==> flow/design.v <==
module alu(
    input enable,
    input [3:0] opcode,
    input [7:0] a,
    input [7:0] b,
    output reg [7:0] result
);
    always @(*) begin
        if (!enable) result = 8'h00;
        else begin
            case(opcode)
                4'b0001: result = a + b;
                4'b0010: result = a - b;
                4'b0011: result = a ^ b;
                4'b0100: result = b;
                default: result = 8'h00;
            endcase
        end
    end
endmodule
module control_unit(
    input clk,
    input reset,
    input [3:0] opcode,
    output reg reg_write,
    output reg mem_read,
    output reg mem_write,
    output reg alu_enable,
    output reg pc_enable,
    output reg halt,
    output reg [2:0] state
);
    localparam S_FETCH     = 3'd0;
    localparam S_DECODE    = 3'd1;
    localparam S_EXECUTE   = 3'd2;
    localparam S_MEM       = 3'd3;
    localparam S_WRITEBACK = 3'd4;
    localparam S_HALT      = 3'd5;
    reg [2:0] next_state;
    always @(posedge clk or posedge reset) begin
        if (reset) state <= S_FETCH;
        else state <= next_state;
    end
    always @(*) begin
        next_state = state;
        case (state)
            S_FETCH:    next_state = S_DECODE;
            S_DECODE:   next_state = S_EXECUTE;
            S_EXECUTE: begin
                case (opcode)
                    4'b0011: next_state = S_MEM;
                    4'b0100: next_state = S_MEM;
                    4'b1000: next_state = S_WRITEBACK;
                    4'b1111: next_state = S_HALT;
                    default: next_state = S_WRITEBACK;
                endcase
            end
            S_MEM:       next_state = S_WRITEBACK;
            S_WRITEBACK: next_state = S_FETCH;
            S_HALT:      next_state = S_HALT;
            default:     next_state = S_FETCH;
        endcase
    end
    always @(*) begin
        reg_write  = 0;
        mem_read   = 0;
        mem_write  = 0;
        alu_enable = 0;
        pc_enable  = 0;
        halt       = 0;
        pc_enable = (state == S_FETCH);
        if (state == S_EXECUTE) begin
            if (opcode == 4'b1000) alu_enable = 1'b1;
            else if (opcode != 4'b0011 && opcode != 4'b0100 && opcode != 4'b1111)
                alu_enable = 1'b1;
        end
        if (next_state == S_MEM) begin
            if (opcode == 4'b0011) mem_read  = 1'b1;
            else if (opcode == 4'b0100) mem_write = 1'b1;
        end
        if (next_state == S_WRITEBACK) begin
            if (opcode != 4'b0100 && opcode != 4'b1111)
                reg_write = 1'b1;
        end
        halt = (next_state == S_HALT);
    end
endmodule
module cpu(
    input clk,
    input reset,
    output wire halted
);
    wire [7:0] pc;
    wire pc_enable;
    pc pc_inst(
        .clk(clk),
        .reset(reset),
        .pc_enable(pc_enable),
        .pc(pc)
    );
    wire [15:0] instruction;
    instr_mem instr_mem_inst(
        .address(pc),
        .instruction(instruction)
    );
    wire [3:0] opcode = instruction[15:12];
    wire [3:0] rd     = instruction[11:8];
    wire [3:0] rs1    = instruction[7:4];
    wire [3:0] rs2    = instruction[3:0];
    wire reg_write;
    wire mem_read;
    wire mem_write;
    wire alu_enable;
    wire halt_signal;
    wire [2:0] state;
    control_unit cu_inst(
        .clk(clk),
        .reset(reset),
        .opcode(opcode),
        .reg_write(reg_write),
        .mem_read(mem_read),
        .mem_write(mem_write),
        .alu_enable(alu_enable),
        .pc_enable(pc_enable),
        .halt(halt_signal),
        .state(state)
    );
    assign halted = halt_signal;
    wire [7:0] reg_rs1;
    wire [7:0] reg_rs2;
    wire [7:0] reg_write_data;
    regfile regfile_inst(
        .clk(clk),
        .reset(reset),
        .reg_write(reg_write),
        .rs1(rs1),
        .rs2(rs2),
        .rd(rd),
        .write_data(reg_write_data),
        .out_rs1(reg_rs1),
        .out_rs2(reg_rs2)
    );
    wire [7:0] alu_result;
    alu alu_inst(
        .enable(alu_enable),
        .opcode(opcode),
        .a(reg_rs1),
        .b(reg_rs2),
        .result(alu_result)
    );
    wire [7:0] crypto_out;
    xor_enc xor_inst(
        .data_in(reg_rs1),
        .key(reg_rs2),
        .data_out(crypto_out)
    );
    wire [7:0] alu_selected = (opcode == 4'b1000) ? crypto_out : alu_result;
    wire [7:0] data_out;
    data_mem data_mem_inst(
        .clk(clk),
        .mem_read(mem_read),
        .mem_write(mem_write),
        .address({4'b0000, rd}),
        .write_data(reg_rs1),
        .read_data(data_out)
    );
    assign reg_write_data = mem_read ? data_out : alu_selected;
endmodule
module xor_enc(
    input [7:0] data_in,
    input [7:0] key,
    output [7:0] data_out
);
    assign data_out = data_in ^ key;
endmodule
module data_mem(
    input clk,
    input mem_read,
    input mem_write,
    input [7:0] address,
    input [7:0] write_data,
    output reg [7:0] read_data
);
    reg [7:0] mem [0:255];
    integer i;
    initial begin
        for (i = 0; i < 256; i = i + 1) mem[i] = 8'h00;
    end
    always @(posedge clk) begin
        if (mem_write) begin
            mem[address] <= write_data;
        end
    end
    always @(*) begin
        if (mem_read) read_data = mem[address];
        else read_data = 8'h00;
    end
endmodule
module instr_mem(
    input  [7:0] address,
    output reg [15:0] instruction
);
    always @(*) begin
        case(address)
            8'd0: instruction = {4'b1000, 4'd1, 4'd2, 4'd3};
            8'd1: instruction = {4'b0100, 4'd0, 4'd1, 4'd0};
            8'd2: instruction = 16'b1111_0000_0000_0000;
            default: instruction = 16'b1111_0000_0000_0000;
        endcase
    end
endmodule
module pc(
    input clk,
    input reset,
    input pc_enable,
    output reg [7:0] pc
);
    always @(posedge clk or posedge reset) begin
        if (reset) pc <= 8'h00;
        else if (pc_enable) pc <= pc + 1;
    end
endmodule
module regfile(
    input clk,
    input reset,
    input reg_write,
    input [3:0] rs1,
    input [3:0] rs2,
    input [3:0] rd,
    input [7:0] write_data,
    output [7:0] out_rs1,
    output [7:0] out_rs2
);
    reg [7:0] regs [0:15];
    integer i;
    always @(posedge clk or posedge reset) begin
        if (reset) begin
            for (i = 0; i < 16; i = i + 1) regs[i] <= 8'h00;
            regs[2] <= 8'h41;
            regs[3] <= 8'h20;
        end else if (reg_write) begin
            regs[rd] <= write_data;
        end
    end
    assign out_rs1 = regs[rs1];
    assign out_rs2 = regs[rs2];
endmodule
Step by step through the tools: cpu. What the tools print for cpu, step after step. Lines are those of the file above, counted from 1. Operators: Yosys type, input widths -> output width; for muxes data width and select width s. Library cell names are shortened. Not given: --

Design top: cpu. Clock port: clk. Standard-cell library: sky130hd. Library corner: tt_025C_1v80.

Elaborated design. Counts by Yosys on the flattened word-level netlist (proc, flatten, opt, wreduce). Print and check cells are left out. Cells with the same type and inputs are merged into one.

For bits in registers the number is 11. For bits of input ports the number is 2. The figure for output and inout port bits is 1. For elaborated cells the number is 18.

$add $sub $neg: 1. The entry for equality and inequality tests reads 9. For multiplexer cells the number is 3. For reduce/logical cells the number is 3.

Operators by type and width (count): $pmux 16 s2 (1); $pmux 3 s5 (1); $add 8x1->8 const B (1); $eq 8x1->1 const B (1); $logic_not 8->1 (1); $eq 3x2->1 const B (2); $eq 3x3->1 const B (2); $pmux 3 s2 (1); $eq 4x2->1 const B (1); $eq 4x3->1 const B (1); $eq 4x4->1 const B (1); $eq 3x1->1 const B (1); $logic_not 3->1 (1); $reduce_or 2->1 (1).

Logic depth. Yosys ltp: most cells in a row. Word level: on the elaborated netlist, between registers, memories and ports. Mapped: between sequential cells and ports; inverters and the memories' decode and read muxes count.

The figure for depth in word-level cells is 7. The figure for ABC_AREA is 0. The entry for gate-level depth with buffers reads 6. The entry for mapped depth without buffers reads 6.

Synthesis result. The flow's flattened synthesis, as Yosys stat reports it; memories are mapped. The netlist is that of the ABC_AREA named above (0 if unset); the other value can give another one.

Cell types: dfrtp_1 (count 13, area in all 325.312 um^2); ha_1 (count 3, area in all 37.536 um^2); xnor2_1 (count 4, area in all 35.034 um^2); dfstp_2 (count 1, area in all 26.275 um^2); xor2_1 (count 3, area in all 26.275 um^2); nand4_1 (count 4, area in all 25.024 um^2); nor4_4 (count 1, area in all 21.27 um^2); nor2_1 (count 5, area in all 18.768 um^2); a221oi_2 (count 1, area in all 15.014 um^2); nand2_1 (count 4, area in all 15.014 um^2); inv_1 (count 3, area in all 11.261 um^2); a41o_1 (count 1, area in all 10.01 um^2); nor3_2 (count 1, area in all 10.01 um^2); a21o_2 (count 1, area in all 8.758 um^2); and3_2 (count 1, area in all 7.507 um^2); o211ai_1 (count 1, area in all 7.507 um^2); buf_2 (count 1, area in all 5.005 um^2); o21ai_0 (count 1, area in all 5.005 um^2).

Cell count: 49. The entry for synthesis area reads 0.0006106 mm^2. Under sequential part of the area stands 0.0003516 mm^2. Mapped flip-flops: 14. The figure for buffer cells is 1.

The figures by module come from a second, unflattened synthesis with its own total; it is not the netlist above.

The figure for cell total of the unflattened synthesis is 72. For area (unflattened synthesis) the number is 0.0007244 mm^2.

Rows give one instance, submodules left out.

Modules: pc (instances 1, cells 27, area 0.0003453 mm^2, sequential area 0.0002002 mm^2); control_unit (instances 1, cells 25, area 0.000224 mm^2, sequential area 0.0000751 mm^2); instr_mem (instances 1, cells 20, area 0.0001551 mm^2, sequential area 0 mm^2); cpu (instances 1, cells 0, area 0 mm^2, sequential area 0 mm^2).

Path before layout. Path of least setup slack by OpenSTA after synthesis, without wires, with an ideal clock, recovery checks aside; 20% of the period is set as input and as output delay. Where synthesis merged equal registers, the netlist keeps one of their names.

Path type: register to output. Start: register pc_inst.pc[0]. End: output port halted. Period: 1.78 ns. The entry for output delay reads 0.356 ns. The entry for time at the first pin reads 0.000 ns. Under data arrival time stands 1.202 ns. Required time: 1.424 ns. The figure for setup slack is 0.222 ns. Under delay of the path stands 1.202 ns. The entry for driving pins on the path reads 6. The entry for path buffers reads 0. Synthesis period reached: 1.558 ns.

"delay of the path" is the arrival time less input delay plus setup time. At an output port there is no setup time. "driving pins on the path" counts driving pins, that of a launching flip-flop among them; a cell with two outputs on the path counts twice. "synthesis period reached" = period - worst setup slack (recovery checks aside). The figure is calculated, with input and output delays left at 20% of the set period. The rows between start and end are the longest chain of elaborated cells between them; the timing report does not say that the signal goes this way. Where chains are equally long, one stands for them. Each line given opens the expression or statement behind the cell; cells for indexed reads and writes are added by Yosys, which also makes memories of some case tables.

Path through: dfrtp_1 > inv_1 > ha_1 > a41o_1 > a221oi_2 > nor3_2. The entry for cells in the longest elaborated chain reads 7. Under elaborated cells between the ends (all ways) stands 10. Those cells by class: 5 x eq/ne; 3 x mux; 2 x reduce/logical.

Ends and longest elaborated chain, post-synthesis: start, declared (line 216) `output reg [7:0] pc`; start, assigned (line 219) `if (reset) pc <= 8'h00;`; start, assigned (line 220) `else if (pc_enable) pc <= pc + 1;`; $eq 8x1->1 (line 204) `case(address)`; $pmux 16 s2 (line 204); $eq 4x3->1 (line 50) `case (opcode)`; $reduce_or 2->1; $pmux 3 s2 (line 50); $pmux 3 s5 (line 46) `case (state)`; $eq 3x3->1 (line 85) `halt = (next_state == S_HALT);`; end, declared (line 91) `output wire halted`.

Worst path after layout. Path of least setup slack in the final report of flow run 1 (OpenROAD, finished layout, wires in). Where an end is a register, its clock arrival counts in the times.

Path type: register to output. Start: register pc_inst.pc[6]. End: output port halted. Period: 1.58 ns. The entry for output delay reads 0.32 ns. The entry for time at the first pin reads 0.27 ns. Under data arrival time stands 1.67 ns. Required time: 1.26 ns. The figure for setup slack is -0.41 ns. The entry for driving pins on the path reads 6. The entry for path buffers reads 1.

The rows between start and end are the longest chain of elaborated cells between them; the timing report does not say that the signal goes this way. Where chains are equally long, one stands for them.

Path through: dfrtp_1 > nor4_4 > o211ai_1 > a221oi_2 > nor3_2 > buf_2. The entry for cells in the longest elaborated chain reads 7. Under elaborated cells between the ends (all ways) stands 10. Those cells by class: 5 x eq/ne; 3 x mux; 2 x reduce/logical.

Ends and longest elaborated chain, post-layout: start, declared (line 216) `output reg [7:0] pc`; start, assigned (line 219) `if (reset) pc <= 8'h00;`; start, assigned (line 220) `else if (pc_enable) pc <= pc + 1;`; $eq 8x1->1 (line 204) `case(address)`; $pmux 16 s2 (line 204); $eq 4x3->1 (line 50) `case (opcode)`; $reduce_or 2->1; $pmux 3 s2 (line 50); $pmux 3 s5 (line 46) `case (state)`; $eq 3x3->1 (line 85) `halt = (next_state == S_HALT);`; end, declared (line 91) `output wire halted`.

--- measured runs ---
Measured data: module cpu, platform sky130hd, 2 stored runs of the flow under differing settings, order arbitrary. Input and output delays are each 20% of the period that was set; the output load is 0.01 pF. "clock period reached" means the clock period less the worst setup slack. The figure is calculated, with input and output delays left at 20% of the set period. "total power after layout": no workload was simulated; the value follows from the tool's default switching activity.

Files of flow run 1:
==> flow/run.sh <==
#!/bin/bash
# the make line also repeats the synthesis and layout settings of config.mk as NAME=value (left out here)
make -C /OpenROAD-flow-scripts/flow DESIGN_CONFIG=/design/flow/config.mk WORK_HOME=/design/flow/orfs CLKGATE_MAP_FILE= finish
==> flow/config.mk <==
export PLATFORM = sky130hd
export DESIGN_NAME = cpu
export DESIGN_NICKNAME = cpu
export VERILOG_FILES = /design/flow/design.v
export SDC_FILE = /design/flow/constraint.sdc
export NUM_CORES = 4
export LEC_CHECK = 0
export CAP_MARGIN = 20
export CORE_MARGIN = 2
export CORE_UTILIZATION = 40
export SLEW_MARGIN = 20
==> flow/constraint.sdc <==
create_clock -name core_clock -period 1.58 [get_ports {clk}]
set_input_delay 0.3160 -clock core_clock [delete_from_list [all_inputs] [get_ports {clk}]]
set_output_delay 0.3160 -clock core_clock [all_outputs]
set_load 0.01 [all_outputs]

Results of flow run 1. The measured smallest hold slack is 0.358 ns. The standard-cell area after routing stands at 0.000782 mm^2. The area of the die comes to 0.001855 mm^2. The lowest setup slack is -0.410 ns. The measured total power after layout is 0.6233 mW. The measured clock period reached is 1.990 ns. The synthesis area stands at 0.0006106 mm^2.

Files of flow run 2:
==> flow/run.sh <==
#!/bin/bash
# the make line also repeats the synthesis and layout settings of config.mk as NAME=value (left out here)
make -C /OpenROAD-flow-scripts/flow DESIGN_CONFIG=/design/flow/config.mk WORK_HOME=/design/flow/orfs CLKGATE_MAP_FILE= finish
==> flow/config.mk <==
export PLATFORM = sky130hd
export DESIGN_NAME = cpu
export DESIGN_NICKNAME = cpu
export VERILOG_FILES = /design/flow/design.v
export SDC_FILE = /design/flow/constraint.sdc
export NUM_CORES = 4
export LEC_CHECK = 0
export CAP_MARGIN = 20
export CELL_PAD_IN_SITES_GLOBAL_PLACEMENT = 3
export CORE_ASPECT_RATIO = 0.91
export CORE_MARGIN = 2
export CORE_UTILIZATION = 72
export CTS_CLUSTER_SIZE = 20
export MAX_ROUTING_LAYER = met5
export MIN_ROUTING_LAYER = met1
export PLACE_DENSITY = 0.66
export SETUP_SLACK_MARGIN = 0.03
export SLEW_MARGIN = 20
export TNS_END_PERCENT = 15
==> flow/constraint.sdc <==
create_clock -name core_clock -period 1.3 [get_ports {clk}]
set_input_delay 0.2600 -clock core_clock [delete_from_list [all_inputs] [get_ports {clk}]]
set_output_delay 0.2600 -clock core_clock [all_outputs]
set_load 0.01 [all_outputs]

Outcome of flow run 2: unfinished; error PDN-0185 in floorplanning.
--- end ---
